==> flow/design.v <==
module syn_FIFO#(parameter data_width = 8, parameter depth=512)(
    input clk,
    input rst,
    input [data_width-1:0] wr_data,
    input wr_en,
    input rd_en,
    output  full,
    output  empty,
    output reg[data_width-1:0] rd_data,
    output reg rd_valid
    );
localparam addr_width = $clog2(depth);
reg [data_width-1:0] FIFO_data[0:depth-1];
reg [addr_width:0] wr_ptr,rd_ptr;
integer i;
always @(posedge clk ) begin
    if (rst) begin
        wr_ptr<= 0; 
    end else if (wr_en && !full) begin
        FIFO_data[wr_ptr[addr_width-1:0]]<=wr_data;
        wr_ptr<=wr_ptr+1;
    end
end
always @(posedge clk) begin
    if (rst) begin 
        rd_ptr<=9'd0;
        rd_valid<=1'b0;
        rd_data<=8'd0;
    end else if (rd_en && !empty) begin 
        rd_data<= FIFO_data[rd_ptr[addr_width-1:0]];
        rd_ptr<=rd_ptr+1; 
        rd_valid<=1;
   end
end
assign full = (~wr_ptr[addr_width] == rd_ptr[addr_width]) && (wr_ptr[addr_width-1:0] == rd_ptr[addr_width-1:0]);
assign empty = (wr_ptr == rd_ptr);
endmodule
**Step by step through the tools: syn_FIFO**

What the tools print for syn_FIFO, step after step.
Line numbers count from 1 in the design file above.
Library cell names are shortened.
A cell with -- has no value.

- Top module: syn_FIFO
- Clock: clk
- Standard-cell library: sky130hd
- Library corner: tt_025C_1v80

**Elaborated design**

Yosys after proc, flatten, opt, wreduce and memory -nomap, before mapping. Enables and synchronous resets that opt folds into registers are not counted as muxes. Memory bits, and registers merged into a memory's read port (data or address), are not among the register bits. Print and check cells are not counted. Equal cells are merged and count once.
Yosys's memory passes give these memory sizes; they may raise the number of words (mostly to a power of two), join words into wider ones and drop unused or constant bits.

- Word width x clocked read ports: 8
- Input bits: 12
- RAM bits: 4096
- Flip-flop bits (word level): 21
- Memories kept: 1

- Bitwise operators: 1
- Equal/unequal tests: 3
- Reduce/logical cells: 5
- Add/subtract/negate cells: 2
- Mux-type cells: 6

Memory list:

| name | depth | width | read ports | write ports | line | source |
|---|---|---|---|---|---|---|
| FIFO_data | 512 | 8 | 1 | 1 | 13 | `reg [data_width-1:0] FIFO_data[0:depth-1];` |

Operators by type and width:

| operator | count |
|---|---|
| 10-bit by 1-bit adder with 10-bit output (second input constant) | 2 |
| 9-bit two-way mux | 2 |
| 8-bit two-way mux | 2 |
| 10-bit equality test | 1 |
| 9-bit equality test | 1 |
| 1-bit logical AND | 3 |
| 1-bit logical NOT | 2 |
| 1-bit two-way mux | 2 |
| 1-bit equality test | 1 |
| 1-bit NOT | 1 |

**Longest topological paths**

Depth = most cells in a row (Yosys ltp): at word level without a register or memory, in the mapped netlist without a sequential cell, where the memories' decode and read muxes count.

- Depth after elaboration: 7
- ABC_AREA: 0
- Gate-level depth with buffers: 15
- Gate-level depth less buffers: 8

**Netlist**

Source: synth_stat.txt of the flow (Yosys; design flattened, memories mapped). It holds for the ABC_AREA given above (unset counts as 0); a run with the other value may have another netlist.

- Chip area (Yosys): 160448.9 µm²
- Buffers: 488
- Sequential area: 123578.5 µm²
- Standard cells after synthesis: 7674
- Mapped flip-flops: 4125

Cells by type:

| type | count |
|---|---|
| edfxtp_1 | 4096 |
| mux4_2 | 905 |
| mux2i_1 | 377 |
| nor2_1 | 590 |
| a22oi_1 | 148 |
| clkbuf_1 | 200 |
| buf_2 | 136 |
| buf_6 | 59 |
| nand2_1 | 172 |
| a21oi_1 | 128 |
| dfxtp_1 | 29 |
| buf_4 | 71 |
| o22ai_1 | 76 |
| a221oi_1 | 49 |
| o21ai_0 | 80 |
| o221ai_1 | 41 |
| nand3_1 | 62 |
| a2111oi_0 | 26 |

Not listed: further types 62, cells in them 429.

**Path before layout**

Source: OpenSTA report_checks on the synthesized netlist (no wires, ideal clock, input and output delay 20% of the period each), path of least setup slack; recovery checks are left aside. Register names are those of the netlist, which keeps one name where synthesis merged equal registers.

- Kind: reg2reg
- From: register wr_ptr[5]
- To: memory FIFO_data[102][0]
- Slack: 1.209 ns
- Arrival time: 2.511 ns
- Clock period: 4.09 ns
- Path buffers: 3
- Delay of the path: 2.881 ns
- Driving pins on the path: 11
- Time at the first pin: 0.000 ns
- Synthesis period reached: 2.881 ns

"delay of the path" = arrival - input delay + setup time.
"driving pins on the path": output pins that drive a net of the path, with the launching flip-flop's if there is one; two outputs of one cell count as two.
"synthesis period reached" = period - worst setup slack (recovery checks aside). The figure is calculated, with input and output delays left at 20% of the set period.
The rows between start and end are the longest chain of elaborated cells between them; the timing report does not say that the signal goes this way. Where chains are equally long, one stands for them.
A line is the first line of the expression or statement that the cell stems from. Yosys adds cells for indexed reads and writes and turns some case tables into memories.
The path ends at the enable pin of a flip-flop; only ways to that pin are counted.

- Cells stage by stage: dfxtp_1 -> clkbuf_1 -> xor2_1 -> nor2_1 -> nand3_1 -> o21ai_1 -> buf_2 -> nor4b_2 -> nand2_1 -> clkbuf_1 -> nor2_1
- Length of the longest elaborated chain: 6
- Elaborated cells between the ends (all ways): 8
- RTL lines with such cells: 3
- Classes of those cells: 1 x eq/ne; 4 x mux; 3 x reduce/logical

RTL lines, path post-synthesis:

| element | line | source |
|---|---|---|
| start: declaration | 14 | `reg [addr_width:0] wr_ptr,rd_ptr;` |
| start: assignment | 18 | `wr_ptr<= 0;` |
| start: assignment | 21 | `wr_ptr<=wr_ptr+1;` |
| 9-bit equality test | 35 | `assign full = (~wr_ptr[addr_width] == rd_ptr[addr_width]) && (wr_ptr[addr_width-1:0] == rd_ptr[addr_width-1:0] ...` |
| 1-bit logical AND | 35 |  |
| 1-bit logical NOT | 19 | `end else if (wr_en && !full) begin` |
| 1-bit logical AND | 19 |  |
| 9-bit two-way mux | 19 |  |
| 9-bit two-way mux | 17 | `if (rst) begin` |
| end: declaration | 13 | `reg [data_width-1:0] FIFO_data[0:depth-1];` |

**Timing after layout**

Path of least setup slack in the final report of run 1 (OpenROAD, finished layout, wires in). Where an end is a register, its clock arrival counts in the times.

- Kind: reg2reg
- From: register rd_ptr[0]
- To: register rd_data[0]
- Clock period: 2.88 ns
- Path buffers: 6
- Slack: -0.84 ns
- Time at the first pin: 1.07 ns
- Driving pins on the path: 15
- Arrival time: 4.64 ns

The rows between start and end are the longest chain of elaborated cells between them; the timing report does not say that the signal goes this way. Where chains are equally long, one stands for them.

- Cells stage by stage: dfxtp_4 -> buf_12 -> buf_16 -> buf_6 -> buf_6 -> buf_6 -> mux4_2 -> a32o_2 -> a31oi_4 -> o31ai_4 -> a2111oi_4 -> buf_4 -> a311o_1 -> and4b_1 -> nor3_2
- Length of the longest elaborated chain: 3
- Elaborated cells between the ends (all ways): 3
- RTL lines with such cells: 2
- Classes of those cells: 1 x eq/ne; 2 x reduce/logical

RTL lines, path after layout:

| element | line | source |
|---|---|---|
| start: declaration | 14 | `reg [addr_width:0] wr_ptr,rd_ptr;` |
| start: assignment | 26 | `rd_ptr<=9'd0;` |
| start: assignment | 31 | `rd_ptr<=rd_ptr+1;` |
| 10-bit equality test | 36 | `assign empty = (wr_ptr == rd_ptr);` |
| 1-bit logical NOT | 29 | `end else if (rd_en && !empty) begin` |
| 1-bit logical AND | 29 |  |
| end: declaration | 9 | `output reg[data_width-1:0] rd_data,` |

Hand-over note for syn_FIFO

Below are 2 stored runs of the flow (Yosys, OpenROAD; platform sky130hd) on syn_FIFO, each with its settings and what was measured, unordered. Constraints: input delay and output delay 20% of the set period each, output load 0.01 pF.
"achieved clock period" is the run's clock period less its worst setup slack. It is reckoned from that one timing run; input and output delays stay at 20% of the period that was set.
"time used up by the worst setup path" is the time allowed to the run's worst setup path (the clock period less input and output delay, where it has them) less its slack. Clock arrival times count: a late capture clock shortens it, a late launch clock lengthens it.
"overall power" rests on the timing tool's default activity at the inputs, not on a simulated workload.
A setting shown as -- is not set for that run.

| item | run 1 | run 2 |
|---|---|---|
| period_ns | 2.88 | 3.29 |
| CORE_UTILIZATION | 35 | 59 |
| SETUP_SLACK_MARGIN | 0.16 | 0.68 |
| PLACE_DENSITY_LB_ADDON | 0.06 | 0.17 |
| CELL_PAD_IN_SITES_DETAIL_PLACEMENT | 0 | -- |
| ABC_AREA | 0 | 0 |
| GPL_ROUTABILITY_DRIVEN | 1 | 0 |
| SLEW_MARGIN | 35 | 5 |
| MIN_ROUTING_LAYER | met2 | -- |
| MAX_ROUTING_LAYER | met4 | -- |
| CAP_MARGIN | 20 | 15 |
| CORE_MARGIN | 2 | 2 |
| CORE_ASPECT_RATIO | -- | 0.76 |
| CELL_PAD_IN_SITES_GLOBAL_PLACEMENT | -- | 1 |
| TNS_END_PERCENT | -- | 35 |
| CTS_CLUSTER_SIZE | -- | 20 |
| standard-cell area after routing (µm²) | 204298.0 | 195716.0 |
| post-layout utilization | 0.448 | 0.725 |
| overall power (W) | 0.145517 | 0.118934 |
| time used up by the worst setup path (ns) | 3.72 | 3.45 |
| critical path kind | reg2reg | reg2reg |
| die area (µm²) | 463856.0 | 276174.0 |
| setup TNS (ns) | -1539.130 | -0.782 |
| mapped cell area after synthesis (µm²) | 160448.9 | 160448.9 |
| achieved clock period (ns) | 3.720 | 3.450 |
| worst-case hold slack (ns) | 0.018 | 0.173 |
| setup slack of the critical path (ns) | -0.840 | -0.160 |

End of note.
